==> flow/design.v <==
module rtc_clock (
  input              clk_i,
  input              srst_i,
  input              cmd_valid_i,
  input        [2:0] cmd_type_i,  
  input        [9:0] cmd_data_i,
  output logic [4:0] hours_o,
  output logic [5:0] minutes_o,
  output logic [5:0] seconds_o,
  output logic [9:0] milliseconds_o
);
localparam logic [2:0] SET_HOURS        = 3'b111;
localparam logic [2:0] SET_MINUTES      = 3'b110;
localparam logic [2:0] SET_SECONDS      = 3'b101;
localparam logic [2:0] SET_MILLISECONDS = 3'b011;
localparam logic [2:0] RESET_TIME       = 3'b010;
logic milliseconds_overflow;
logic seconds_overflow;
logic minutes_overflow;
logic [9:0] cmd_data_reg;
logic reset_cmd;
logic set_ms_cmd;
logic set_sec_cmd;
logic set_min_cmd;
logic set_hour_cmd;
always_comb
  begin
    milliseconds_overflow = ( milliseconds_o == 10'd999 ) ? '1 : '0;    
    seconds_overflow      = ( milliseconds_overflow && ( seconds_o == 6'd59 ) ) ? '1 : '0;
    minutes_overflow      = ( milliseconds_overflow && seconds_overflow && ( minutes_o == 6'd59 ) ) ?
                             '1 : '0;
  end
always_ff @( posedge clk_i )
  begin
    if( cmd_valid_i )
      begin
        cmd_data_reg <= cmd_data_i;
        case( cmd_type_i )
          SET_HOURS:        set_hour_cmd <= '1;
          SET_MINUTES:      set_min_cmd  <= '1;
          SET_SECONDS:      set_sec_cmd  <= '1;
          SET_MILLISECONDS: set_ms_cmd   <= '1;
          RESET_TIME:       reset_cmd    <= '1;
        endcase
      end
    else
      begin
        set_ms_cmd   <= '0;
        set_sec_cmd  <= '0;
        set_min_cmd  <= '0;
        set_hour_cmd <= '0;
        reset_cmd    <= '0;
      end
  end
always_ff @( posedge clk_i )
  begin
    if( srst_i )
      begin
        hours_o <= '0;
      end
    else if( reset_cmd )
      begin
        hours_o <= '0;
      end
    else if( set_hour_cmd )
      begin
        if( cmd_data_reg[9:5] > 5'd23 )
          hours_o <= ( cmd_data_reg[9:5] % 5'd24 );
        else
          hours_o <= cmd_data_reg[9:5];
      end
    else if( minutes_overflow )
      begin
        if( hours_o == 5'd23 )
          hours_o <= '0;
        else
          hours_o <= hours_o + 1'b1;
      end
  end
always_ff @( posedge clk_i )
  begin
    if( srst_i )
      begin
        minutes_o <= '0;
      end
    else if( reset_cmd )
      begin
        minutes_o <= '0;
      end
    else if( set_min_cmd )
      begin
        if( cmd_data_reg[9:4] > 6'd59 )
          minutes_o <= ( cmd_data_reg[9:4] % 6'd60 );
        else
          minutes_o <= cmd_data_reg[9:4];
      end
    else if( seconds_overflow )
      begin
        if( minutes_o == 6'd59 )           
          minutes_o <= '0;
        else
          minutes_o <= minutes_o + 1'b1;
      end
  end
always_ff @( posedge clk_i )
  begin  
    if( srst_i )
      begin
        seconds_o <= '0;
      end
    else if( reset_cmd )
      begin
        seconds_o <= '0;
      end
    else if( set_sec_cmd )
      begin
        if( cmd_data_reg[9:4] > 6'd59 )
          seconds_o <= ( cmd_data_reg[9:4] % 6'd60 );
        else
          seconds_o <= cmd_data_reg[9:4];
      end
    else if( milliseconds_overflow )
      begin
        if( seconds_o == 6'd59)
          seconds_o        <= '0;
        else
          seconds_o <= seconds_o + 1'b1;
      end
  end
always_ff @( posedge clk_i )
  begin
    if( srst_i )
      begin
        milliseconds_o <= '0;
      end
    else if( reset_cmd )
      begin
        milliseconds_o <= '0;
      end
    else if( set_ms_cmd )
      begin
        if( cmd_data_reg > 10'd999 )
          milliseconds_o <= ( cmd_data_reg % 10'd1000 );
        else
          milliseconds_o <= cmd_data_reg;
      end
    else
      begin
        if( milliseconds_o == 10'd999 )
          milliseconds_o <= '0;
        else
          milliseconds_o <= milliseconds_o + 1'b1;
      end
  end
endmodule
Tool chain data of rtc_clock

Tool output for the design above, in the order of the flow.
Line numbers count from 1 in the design file above.
Library cell names are shortened.
Not given: -

Top module: rtc_clock
Clock input: clk_i
Library: sky130hd
Timing corner: tt_025C_1v80

Elaborated design

Source: Yosys, flattened and elaborated, memories not mapped. Widths are those after wreduce. Registers that Yosys merges into a memory's read port (data or address) are not register bits. Print and check cells do not count. Equal cells are merged and count once.

Bits in registers: 42
Input port bits: 16
Elaborated cells: 53

$add $sub $neg: 4
Divide/modulo/power cells: 3
Magnitude comparators: 3
Equality and inequality tests: 9
Muxes and demuxes: 17
Reductions and logical operators: 7

Operator list:

| cell                                                                       | count |
| 10-bit by 10-bit remainder unit with 10-bit output (second input constant) | 1 |
| 6-bit 2-to-1 mux                                                           | 7 |
| 6-bit by 6-bit remainder unit with 6-bit output (second input constant)    | 1 |
| 10-bit 2-to-1 mux                                                          | 3 |
| 5-bit by 5-bit remainder unit with 5-bit output (second input constant)    | 1 |
| 5-bit 2-to-1 mux                                                           | 4 |
| 6-bit by 1-bit adder with 6-bit output (second input constant)             | 2 |
| 6-bit == test (second input constant)                                      | 2 |
| 10-bit by 1-bit adder with 10-bit output (second input constant)           | 1 |
| 10-bit > comparator (second input constant)                                | 1 |
| 10-bit == test (second input constant)                                     | 1 |
| 3-bit == test (second input constant)                                      | 3 |
| 2-bit nonzero test                                                         | 3 |
| 3-bit by 2-bit == test with 1-bit output (second input constant)           | 2 |
| 6-bit > comparator (second input constant)                                 | 1 |
| 5-bit by 1-bit adder with 5-bit output (second input constant)             | 1 |
| 5-bit > comparator (second input constant)                                 | 1 |
| 5-bit == test (second input constant)                                      | 1 |
| 1-bit logical AND                                                          | 3 |
| 1-bit 2-to-1 mux                                                           | 3 |
| 2-bit OR reduction                                                         | 1 |

Depth

Yosys ltp: most cells in a row. Word level: on the elaborated netlist, between registers, memories and ports. Mapped: between sequential cells and ports; inverters and the memories' decode and read muxes count.

Depth after elaboration: 9
ABC_AREA: 0
Mapped depth: 7
Mapped depth without buffers: 6

After synthesis

The flow's flattened synthesis, as Yosys stat reports it; memories are mapped. The netlist is that of the ABC_AREA named above (0 if unset); the other value can give another one.
The area totals of this step are shown rounded.

Cells by type:

| cell type | count | total area (um2) |
| dfxtp_1   | 32    | 640.614 |
| edfxtp_1  | 10    | 300.288 |
| nand2_1   | 29    | 108.854 |
| a211oi_1  | 11    | 82.579 |
| ha_1      | 6     | 75.072 |
| nand3_1   | 15    | 75.072 |
| a21oi_1   | 13    | 65.062 |
| o21ai_0   | 12    | 60.058 |
| nor2_1    | 14    | 52.55 |
| xnor2_1   | 6     | 52.55 |
| a31oi_1   | 8     | 50.048 |
| a221oi_2  | 3     | 45.043 |
| clkbuf_8  | 3     | 41.29 |
| mux2i_1   | 4     | 40.038 |
| and3_1    | 6     | 37.536 |
| inv_1     | 10    | 37.536 |
| nor3b_1   | 5     | 37.536 |
| nor3_1    | 7     | 35.034 |

Not listed: further types 35, cells in them 49.

Standard cells after synthesis: 243
Mapped area: 2,260 um2
Sequential part of the area: 941 um2
Flip-flops: 42
Buffer cells: 10

Timing after synthesis

Path of least setup slack by OpenSTA after synthesis, without wires, with an ideal clock, recovery checks aside; 20% of the period is set as input and as output delay. Where synthesis merged equal registers, the netlist keeps one of their names.

Kind: reg-to-reg
Start point: reg minutes_o[0]
End point: reg hours_o[0]
Period: 3,100 ps
Setup time: 123 ps
Launch time at the first pin: 0 ps
Arrival time: 1,564 ps
Data required time: 2,977 ps
Path slack: 1,413 ps
Delay of the path: 1,687 ps
Stages on the path: 7
Period reached after synthesis: 1,687 ps

"delay of the path" = arrival - input delay + setup time.
"stages on the path" counts driving pins, that of a launching flip-flop among them; a cell with two outputs on the path counts twice.
"period reached after synthesis" is the clock period less the worst setup slack; recovery checks do not enter. This is arithmetic on one report: input and output delays are still those of the set period (20% each).
Between the ends stands the longest chain of elaborated cells between them, by number of cells; it is not shown to be the way that was timed. Of several equally long chains one is given.
A line is the first line of the expression or statement that the cell stems from. Yosys adds cells for indexed reads and writes and turns some case tables into memories.
At most two assigning lines are given for a register; there are more.

Path through: dfxtp_1 ha_1 nand4_1 nor2_2 and2_2 mux2i_1 a21oi_1
Length of the longest elaborated chain: 5
Elaborated cells between the ends (all ways): 6
Classes of those cells: eq/ne: 1; mux: 3; reduce/logical: 2

Ends and longest elaborated chain, post-synthesis:

| item              | RTL line | RTL |
| start, declared   | 8        | `output logic [5:0] minutes_o,` |
| start, assigned   | 93       | `minutes_o <= ( cmd_data_reg[9:4] % 6'd60 );` |
| start, assigned   | 95       | `minutes_o <= cmd_data_reg[9:4];` |
| 6-bit == test     | 30       | `minutes_overflow      = ( milliseconds_overflow && seconds_overflow && ( minutes_o == 6'd59 ) ) ?` |
| 1-bit logical AND | 30       |  |
| 1-bit 2-to-1 mux  | 30       |  |
| 5-bit 2-to-1 mux  | 72       | `else if( minutes_overflow )` |
| 5-bit 2-to-1 mux  | 65       | `else if( set_hour_cmd )` |
| end, assigned     | 68       | `hours_o <= ( cmd_data_reg[9:5] % 5'd24 );` |
| end, assigned     | 70       | `hours_o <= cmd_data_reg[9:5];` |
| end, declared     | 7        | `output logic [4:0] hours_o,` |

Worst path after layout

From the final timing report of stored run 1: the path of least setup slack in the routed layout; clock arrival at registers is part of the times.
The report prints the path's times to 10 ps; the period is as set.

Kind: reg-to-reg
Start point: reg milliseconds_o[0]
End point: reg seconds_o[4]
Period: 3,150 ps
Setup time: 130 ps
Launch time at the first pin: 300 ps
Arrival time: 2,360 ps
Data required time: 3,330 ps
Path slack: 970 ps
Stages on the path: 7

Between the ends stands the longest chain of elaborated cells between them, by number of cells; it is not shown to be the way that was timed. Of several equally long chains one is given.
At most two assigning lines are given for a register; there are more.

Path through: dfxtp_1 ha_1 and3_1 and3_1 o2111ai_1 a211oi_1 a211oi_1
Length of the longest elaborated chain: 4
Elaborated cells between the ends (all ways): 5
Classes of those cells: eq/ne: 1; mux: 3; reduce/logical: 1

Ends and longest elaborated chain, post-layout:

| item             | RTL line | RTL |
| start, declared  | 10       | `output logic [9:0] milliseconds_o` |
| start, assigned  | 143      | `milliseconds_o <= ( cmd_data_reg % 10'd1000 );` |
| start, assigned  | 145      | `milliseconds_o <= cmd_data_reg;` |
| 10-bit == test   | 28       | `milliseconds_overflow = ( milliseconds_o == 10'd999 ) ? '1 : '0;` |
| 1-bit 2-to-1 mux | 28       |  |
| 6-bit 2-to-1 mux | 122      | `else if( milliseconds_overflow )` |
| 6-bit 2-to-1 mux | 115      | `else if( set_sec_cmd )` |
| end, assigned    | 118      | `seconds_o <= ( cmd_data_reg[9:4] % 6'd60 );` |
| end, assigned    | 120      | `seconds_o <= cmd_data_reg[9:4];` |
| end, declared    | 9        | `output logic [5:0] seconds_o,` |

Appendix: measured runs

Measured data: module rtc_clock, platform sky130hd, 2 stored runs of the flow under differing settings, order arbitrary. Input and output delays are each 20% of the period that was set; the output load is 0.01 pF.
"reached clock period" means the clock period less the worst setup slack. The figure is calculated, with input and output delays left at 20% of the set period.
"time used up by the worst setup path" = time allowed to the worst setup path (clock period - input delay - output delay, where it has them) - its slack; a late launch clock adds to it, a late capture clock takes from it.
"power consumption": no workload was simulated; the value follows from the tool's default switching activity.
"time used up by the worst setup path" is given in steps of 10 ps.
The results are shown rounded.
Among the settings, . means not set for that run.

| item                                      | stored run 1 | stored run 2 |
| period_ns                                 | 3.15         | 1.95         |
| CORE_UTILIZATION                          | 46           | 40           |
| SETUP_SLACK_MARGIN                        | 0.67         | -0.17        |
| PLACE_DENSITY_LB_ADDON                    | 0.04         | .            |
| CORE_ASPECT_RATIO                         | 1.16         | .            |
| CELL_PAD_IN_SITES_GLOBAL_PLACEMENT        | 0            | .            |
| ABC_AREA                                  | 0            | .            |
| MIN_ROUTING_LAYER                         | met2         | .            |
| MAX_ROUTING_LAYER                         | met4         | .            |
| CAP_MARGIN                                | 20           | 20           |
| CORE_MARGIN                               | 2            | 2            |
| SLEW_MARGIN                               | 20           | 20           |
| smallest hold slack (ps)                  | 481          | 491          |
| reached clock period (ps)                 | 2,182        | 1,860        |
| power consumption (mW)                    | 1.24         | 2.00         |
| summed negative setup slack (ps)          | 0            | 0            |
| time used up by the worst setup path (ps) | 2,180        | 1,860        |
| critical path kind                        | reg-to-reg   | reg-to-reg   |
| area of the die (um2)                     | 5,500        | 6,280        |
| chip area in the Yosys report (um2)       | 2,260        | 2,260        |
| setup slack of the critical path (ps)     | 968          | 90           |
| final design utilization (%)              | 58.4         | 53.1         |
